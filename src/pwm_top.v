==> flow/design.v <==
module pwm_improved
    #(parameter R = 8, TIMER_BITS = 8)(
    input clk,
    input reset_n,
    input [R:0] duty, 
    input [TIMER_BITS - 1:0] FINAL_VALUE, 
    output pwm_out
    );
    reg [R - 1:0] Q_reg;
    reg d_reg;
    wire tick;
    timer_input #(.BITS(TIMER_BITS)) timer0 (
        .clk(clk),
        .reset_n(reset_n),
        .enable(1'b1),
        .FINAL_VALUE(FINAL_VALUE),
        .done(tick)
    );
    always @(posedge clk or negedge reset_n) begin
        if (~reset_n) begin
            Q_reg <= {R{1'b0}};  
            d_reg <= 1'b0;
        end else if (tick) begin
            Q_reg <= Q_reg + 1'b1;
            d_reg <= (Q_reg < duty);  
        end
    end
    assign pwm_out = d_reg;
endmodule
module dead_time_gen #(parameter DT_WIDTH = 8)(
    input clk, reset_n, pwm_in,
    input [DT_WIDTH-1:0] dt_value,
    output reg pwm_high, pwm_low
);
    reg [DT_WIDTH-1:0] count;
    reg pwm_reg;  
    always @(posedge clk or negedge reset_n) begin
        if (!reset_n) begin
            pwm_reg <= 0;
            count   <= 0;
            pwm_high <= 0;
            pwm_low  <= 0;
        end else begin
            pwm_reg <= pwm_in;
            if (pwm_in != pwm_reg) begin
                count <= 0;
            end else if (count < dt_value) begin
                count <= count + 1'b1;
            end
            pwm_high <= (pwm_reg && (count >= dt_value));
            pwm_low  <= (!pwm_reg && (count >= dt_value));
        end
    end
endmodule
module pwm_top
    #(parameter R=8, TIMER_BITS=8, DT_WIDTH=8)(
    input clk,
    input reset_n,
    input [R:0] duty,  
    input [TIMER_BITS - 1:0] FINAL_VALUE,  
    input [DT_WIDTH - 1:0] dt_value,  
    output pwm_high,
    output pwm_low
);
wire pwm_in;
pwm_improved #(.R(R), .TIMER_BITS(TIMER_BITS)) pwm_inst (
    .clk(clk),
    .reset_n(reset_n),
    .duty(duty),
    .FINAL_VALUE(FINAL_VALUE),
    .pwm_out(pwm_in)
);
dead_time_gen #(.DT_WIDTH(DT_WIDTH)) dead_time_inst (
    .clk(clk),
    .reset_n(reset_n),
    .dt_value(dt_value),
    .pwm_in(pwm_in),
    .pwm_high(pwm_high),
    .pwm_low(pwm_low)
);
endmodule
module timer_input
    #(parameter BITS = 4)(
    input clk,
    input reset_n,
    input enable,
    input [BITS - 1:0] FINAL_VALUE,
    output done
    );
    reg [BITS - 1:0] Q_reg, Q_next;
    always @(posedge clk, negedge reset_n)
    begin
        if (~reset_n)
            Q_reg <= 'b0;
        else if(enable)
            Q_reg <= Q_next;
        else
            Q_reg <= Q_reg;
    end
    assign done = Q_reg == FINAL_VALUE;
    always @(*)
        Q_next = done? 'b0: Q_reg + 1;
endmodule
# ---- Reports on pwm_top
# The steps from the RTL of pwm_top to its reports follow in flow order.
# Lines are those of the file above, counted from 1.
# Operators carry their Yosys type and port widths (W data, S select, Z words).
# Library cell names are shortened.
# A cell with - has no value.
dict set report setup {
  design {pwm_top}
  clock {clk}
  cell_library {sky130hd}
  lib_corner {tt_025C_1v80}
}

# ---- After elaboration
# Yosys after proc, flatten, opt, wreduce and memory -nomap, before mapping. Memory bits, and registers merged into a memory's read port (data or address), are not among the register bits. Print and check cells are not counted. Equal cells are merged and count once.
dict set report word_totals {
  ff_bits 28
  in_bits 27
  output_inout_bits 2
  elab_cells 22
}
dict set report classes {
  n_addsub 3
  cmp 3
  eq_ne 2
  mux 3
  reduce_and_logical 4
}
# operator n
set op_table {}
lappend op_table {{$add A8 B1 Y8 const B} 3}
lappend op_table {{$mux W8} 3}
lappend op_table {{$lt A8 B9 Y1} 1}
lappend op_table {{$ge A8 B8 Y1} 1}
lappend op_table {{$lt A8 B8 Y1} 1}
lappend op_table {{$eq A8 B8 Y1} 1}
lappend op_table {{$logic_and A1 B1 Y1} 2}
lappend op_table {{$reduce_bool A2 Y1} 1}
lappend op_table {{$ne A1 B1 Y1} 1}
lappend op_table {{$logic_not A1 Y1} 1}

# ---- Logic depth
# Yosys ltp: most cells in a row. Word level: on the elaborated netlist, between registers, memories and ports. Mapped: between sequential cells and ports; inverters and the memories' decode and read muxes count.
dict set report depth {
  ltp_word 3
  abc_area 0
  depth_mapped 8
  depth_no_buf 7
}

# ---- Netlist
# Source: synth_stat.txt of the flow (Yosys; design flattened, memories mapped). It holds for the ABC_AREA given above (unset counts as 0); a run with the other value may have another netlist.
# Totals and module areas in this step are rounded.
# type n type_area_um2
set types {}
lappend types {dfrtp_1 28 700.672}
lappend types {ha_1 18 225.216}
lappend types {xnor2_1 16 140.134}
lappend types {nand4_1 11 68.816}
lappend types {xor2_1 7 61.309}
lappend types {a21oi_1 12 60.058}
lappend types {inv_1 16 60.058}
lappend types {nand3_1 7 35.034}
lappend types {nor2_1 9 33.782}
lappend types {and3_1 5 31.28}
lappend types {o21ai_0 5 25.024}
lappend types {or3_1 4 25.024}
lappend types {nand2_1 6 22.522}
lappend types {o31ai_1 3 22.522}
lappend types {or4_1 3 22.522}
lappend types {o211ai_1 2 15.014}
lappend types {nor2b_4 1 13.763}
lappend types {nor2b_1 2 12.512}
# Other cell types: 17; their cells: 17.
dict set report mapped {
  cell_count 172
  yosys_area_um2 1710
  seq_area_um2 701
  flip_flops 28
  buf_cells 2
}
# By module: a second synthesis without flattening, with its own total; a netlist apart from the flattened one above.
dict set report hier_totals {
  cells_unflattened 187
  hier_area_um2 1810
}
# Rows give one instance, submodules left out.
# mod n_inst cells area_um2 seq_area_um2
set by_module {}
lappend by_module {{dead_time_gen #(DT_WIDTH=8)} 1 79 726 275}
lappend by_module {{(no name shown)} 1 55 579 225}
lappend by_module {{timer_input #(BITS=8)} 1 53 508 200}
lappend by_module {pwm_top 1 0 0.0 0.0}

# ---- Worst setup path after synthesis
# OpenSTA on the mapped netlist: ideal clock, no wires. The path of least setup slack (recovery checks aside). Input and output delay are each 20% of the period. Register names are those of the netlist, which keeps one name where synthesis merged equal registers.
dict set report synth_timing {
  path_kind {input to register}
  startpoint {input dt_value[1]}
  endpoint {register dead_time_inst.count[5]}
  period_ns 2.0
  in_delay_ns 0.400
  setup_ns 0.078
  launch_ns 0.400
  arrival_time_ns 1.692
  required_time_ns 1.922
  setup_slack_ns 0.230
  delay_ns 1.370
  path_stages 7
  path_buffers 0
  synth_period_reached_ns 1.77
}
# "delay_ns" = arrival - input delay + setup time.
# "path_stages": output pins that drive a net of the path, with the launching flip-flop's if there is one; two outputs of one cell count as two.
# "synth_period_reached_ns" = period - worst setup slack (recovery checks aside). The figure is calculated, with input and output delays left at 20% of the set period.
# The rows between start and end are the longest chain of elaborated cells between them; the timing report does not say that the signal goes this way. Where chains are equally long, one stands for them.
# A line is the first line of the expression or statement that the cell stems from. Yosys adds cells for indexed reads and writes and turns some case tables into memories.
# A register here has more assigning lines than the two given.
dict set report synth_via {
  cell_sequence {inv_1 -> ha_1 -> nor2b_4 -> o211ai_2 -> a21oi_2 -> or4_1 -> a21oi_1}
  elab_chain_cells 3
  cone_cells 4
  lines_between 2
  classes_between {1 x compare; 2 x mux; 1 x reduce/logical}
}
# element line_no
set synth_rtl {}
lappend synth_rtl {{start: declaration} 61} ;# input [DT_WIDTH - 1:0] dt_value,
lappend synth_rtl {{$lt A8 B8 Y1} 47} ;# end else if (count < dt_value) begin
lappend synth_rtl {{$mux W8} 47}
lappend synth_rtl {{$mux W8} 45} ;# if (pwm_in != pwm_reg) begin
lappend synth_rtl {{end: assignment} 46} ;# count <= 0;
lappend synth_rtl {{end: assignment} 48} ;# count <= count + 1'b1;
lappend synth_rtl {{end: declaration} 35} ;# reg [DT_WIDTH-1:0] count;

# ---- Worst path after layout
# From the final timing report of flow run B: the path of least setup slack in the routed layout; clock arrival at registers is part of the times.
dict set report layout_timing {
  path_kind {register to register}
  startpoint {register dead_time_inst.count[1]}
  endpoint {register dead_time_inst.count[5]}
  period_ns 1.32
  setup_ns 0.06
  launch_ns 0.27
  arrival_time_ns 1.99
  required_time_ns 1.53
  setup_slack_ns -0.46
  path_stages 8
  path_buffers 1
}
# The rows between start and end are the longest chain of elaborated cells between them; the timing report does not say that the signal goes this way. Where chains are equally long, one stands for them.
# A register here has more assigning lines than the two given.
dict set report layout_via {
  cell_sequence {dfrtp_1 -> ha_4 -> nor2b_4 -> o211ai_4 -> a21oi_4 -> buf_6 -> or4_4 -> a21oi_2}
  elab_chain_cells 3
  cone_cells 5
  lines_between 3
  classes_between {1 x add/sub; 1 x compare; 2 x mux; 1 x reduce/logical}
}
# element line_no
set layout_rtl {}
lappend layout_rtl {{start: declaration} 35} ;# reg [DT_WIDTH-1:0] count;
lappend layout_rtl {{start: assignment} 40} ;# count   <= 0;
lappend layout_rtl {{start: assignment} 48} ;# count <= count + 1'b1;
lappend layout_rtl {{$add A8 B1 Y8} 48}
lappend layout_rtl {{$mux W8} 47} ;# end else if (count < dt_value) begin
lappend layout_rtl {{$mux W8} 45} ;# if (pwm_in != pwm_reg) begin
lappend layout_rtl {{end: assignment} 46} ;# count <= 0;
lappend layout_rtl {{end: assignment} 48}
lappend layout_rtl {{end: declaration} 35}

; Settings and measured results of 2 stored flow runs for module pwm_top (sky130hd), not sorted in any way. The constraints put input and output delay at 20% of the set period each and load the outputs with 0.01 pF.
; "period_reached_ns" is the run's clock period less its worst setup slack. It is reckoned from that one timing run; input and output delays stay at 20% of the period that was set.
; By "power_uw" is meant OpenSTA's value without simulated activity: inputs other than the clock are taken to toggle once in ten clock periods, and the tool carries that through the logic.
; Values from the reports are rounded here.

[flow run A: settings]
period_ns = 3.71
CORE_UTILIZATION = 54
SETUP_SLACK_MARGIN = 0.59
CORE_ASPECT_RATIO = 1.79
CORE_MARGIN = 5
CELL_PAD_IN_SITES_GLOBAL_PLACEMENT = 2
ABC_AREA = 0
GPL_TIMING_DRIVEN = 1
GPL_ROUTABILITY_DRIVEN = 1
CTS_CLUSTER_DIAMETER = 274
SLEW_MARGIN = 35
CAP_MARGIN = 20
[flow run A: results]
outcome = no final report: placement broke off with GPL-0301

[flow run B: settings]
period_ns = 1.32
CAP_MARGIN = 20
CORE_MARGIN = 2
CORE_UTILIZATION = 40
SLEW_MARGIN = 20
[flow run B: results]
fin_tns_ns = -4.68
ws_setup_ns = -0.460
design.die.area_um2 = 4800
power_uw = 3520
stdcell_area_um2 = 2730
finish.utilization_pct = 67.4
period_reached_ns = 1.780
synthArea_um2 = 1710
