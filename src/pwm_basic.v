==> flow/design.v <==
module pwm_basic
#(parameter R =8)(
    input clk,
    input reset,
    input [R-1:0] duty,
    output pwm_out
);
reg [R-1:0] Q_reg,Q_next;
always@(posedge clk, negedge reset)
begin
    if(~reset)
        Q_reg <= 0;
    else
        Q_reg <= Q_next; 
end
always@(*)
begin
    Q_next = Q_reg +1;
end
assign pwm_out = (Q_reg < duty);
endmodule
Step by step through the tools: pwm_basic
What the tools print for pwm_basic, step after step.
Lines are those of the file above, counted from 1.
Cell names lack the library's common part.
The mark n/a stands for no value.

set-up
  design top = pwm_basic
  clock input = clk
  standard-cell library = sky130hd
  corner = tt_025C_1v80

After elaboration
Yosys after proc, flatten, opt, wreduce and memory -nomap, before mapping. Enables and synchronous resets that opt folds into registers are not counted as muxes. Memory bits, and registers merged into a memory's read port (data or address), are not among the register bits. Print and check cells are not counted. Equal cells are merged and count once.

bit counts
  elaborated cells = 3
  input port bits = 10
  bits in registers = 8

operators by class
  $add $sub $neg = 1
  magnitude comparators = 1

operator list
  kind                                          number
  adder 8 x 1 -> 8 bit (second input constant)  1
  less-than comparator 8 bit                    1

Logic depth
Longest topological path by Yosys (ltp), each cell counted once; first at word level (registers and memories cut), then after technology mapping (sequential cells cut; the memories' decode and read muxes count).

logic depth
  depth after elaboration = 1
  ABC_AREA = 1
  mapped depth = 7

After synthesis
Yosys stat after the flow's synthesis: flattened, memories mapped to cells. It holds for the ABC_AREA given above (unset counts as 0); a run with the other value may have another netlist.

synthesis totals
  buffers = 0
  flip-flops = 8
  chip area (Yosys) = 0.0004992 mm^2
  area of sequential cells = 0.0002002 mm^2
  cells in the netlist = 55

cell types
  type     number  total area (um^2)
  dfrtp_1  8       200.192
  ha_1     8       100.096
  inv_1    12      45.043
  nand2_1  10      37.536
  xnor2_1  3       26.275
  xor2_1   3       26.275
  a21oi_1  4       20.019
  nand3_2  2       20.019
  nor2_1   2       7.507
  nor2_2   1       6.256
  nand3_1  1       5.005
  o21ai_0  1       5.005

Timing after synthesis
Path of least setup slack by OpenSTA after synthesis, without wires, with an ideal clock, recovery checks aside; 20% of the period is set as input and as output delay. Where synthesis merged equal registers, the netlist keeps one of their names.

timing post-synthesis
  path kind = input -> output
  start point = input port duty[7]
  end point = output port pwm_out
  setup slack = 397 ps
  stages = 5
  launch time at the first pin = 374 ps
  arrival = 1099 ps
  output delay = 374 ps
  buffers on the path = 0
  external input delay = 374 ps
  clock period = 1870 ps
  path delay = 725 ps
  synthesis period reached = 1473 ps

"path delay" is the arrival time less input delay plus setup time.
A path that ends at an output port has no setup time.
"stages": output pins that drive a net of the path, with the launching flip-flop's if there is one; two outputs of one cell count as two.
"synthesis period reached" is the clock period less the worst setup slack; recovery checks do not enter. This is arithmetic on one report: input and output delays are still those of the set period (20% each).
Between the ends stands the longest chain of elaborated cells between them, by number of cells; it is not shown to be the way that was timed. Of several equally long chains one is given.
A line is the first line of the expression or statement that the cell stems from. Yosys adds cells for indexed reads and writes and turns some case tables into memories.

on the way, post-synthesis
  cells stage by stage = inv_1 -> ha_1 -> a21oi_1 -> o21ai_0 -> a21oi_1
  cells in the longest elaborated chain = 1
  elaborated cells on any way between the ends = 1
  source lines of those cells = 1

RTL lines, path post-synthesis
  item                        RTL line  text
  start, declared             5         input [R-1:0] duty,
  less-than comparator 8 bit  20        assign pwm_out = (Q_reg < duty);
  end, declared               6         output pwm_out

Path in the finished layout
Path of least setup slack in the final report of record 1 (OpenROAD, finished layout, wires in). Where an end is a register, its clock arrival counts in the times.
The path's times are printed in steps of 10 ps; the period is the one set.

timing after layout
  path kind = input -> output
  start point = input port duty[7]
  end point = output port pwm_out
  clock period = 1090 ps
  buffers on the path = 2
  arrival = 1400 ps
  external input delay = 220 ps
  output delay = 220 ps
  launch time at the first pin = 220 ps
  stages = 7
  setup slack = -530 ps

Between the ends stands the longest chain of elaborated cells between them, by number of cells; it is not shown to be the way that was timed. Of several equally long chains one is given.

on the way, after layout
  cells stage by stage = clkdlybuf4s50_1 -> inv_1 -> ha_4 -> nand2_1 -> o21ai_1 -> a21oi_2 -> buf_2
  cells in the longest elaborated chain = 1
  elaborated cells on any way between the ends = 1
  source lines of those cells = 1

RTL lines, path after layout
  item                        RTL line  text
  start, declared             5         input [R-1:0] duty,
  less-than comparator 8 bit  20        assign pwm_out = (Q_reg < duty);
  end, declared               6         output pwm_out

--- measured runs ---
Stored flow runs of pwm_basic (2 of them; Yosys, OpenROAD, sky130hd). They differ in their settings and are not a sequence. Constraints: input delay and output delay 20% of the set period each, output load 0.01 pF.
"critical setup path time" = time allowed to the worst setup path (clock period - input delay - output delay, where it has them) - its slack; a late launch clock adds to it, a late capture clock takes from it.
"total power of the final layout" is the tool's figure for a default switching activity; nothing was simulated.
"critical setup path time" is given in steps of 10 ps.
Among the settings, n/a means not set for that run.

setting or result                       record 1         record 2
period_ns                               1.09             1.2
CORE_UTILIZATION                        30               28
SETUP_SLACK_MARGIN                      0.1              n/a
PLACE_DENSITY                           0.76             n/a
CORE_ASPECT_RATIO                       0.88             n/a
CELL_PAD_IN_SITES_GLOBAL_PLACEMENT      1                n/a
CELL_PAD_IN_SITES_DETAIL_PLACEMENT      0                n/a
TNS_END_PERCENT                         50               n/a
ABC_AREA                                1                n/a
GPL_ROUTABILITY_DRIVEN                  0                1
CAP_MARGIN                              20               20
CORE_MARGIN                             2                5
SLEW_MARGIN                             20               35
CTS_CLUSTER_DIAMETER                    n/a              142
MIN_ROUTING_LAYER                       n/a              met1
utilization (%)                         56.0             47.2
critical setup path time (ps)           1180             1420
worst setup path type                   input -> output  register -> output
netlist area reported by Yosys (mm^2)   0.0004992        0.0004942
worst setup slack after layout (ps)     -529             -457
standard-cell area after layout (mm^2)  0.0008471        0.0008058
total power of the final layout (uW)    594              539.9
die outline area (mm^2)                 0.002007         0.002705
--- end ---
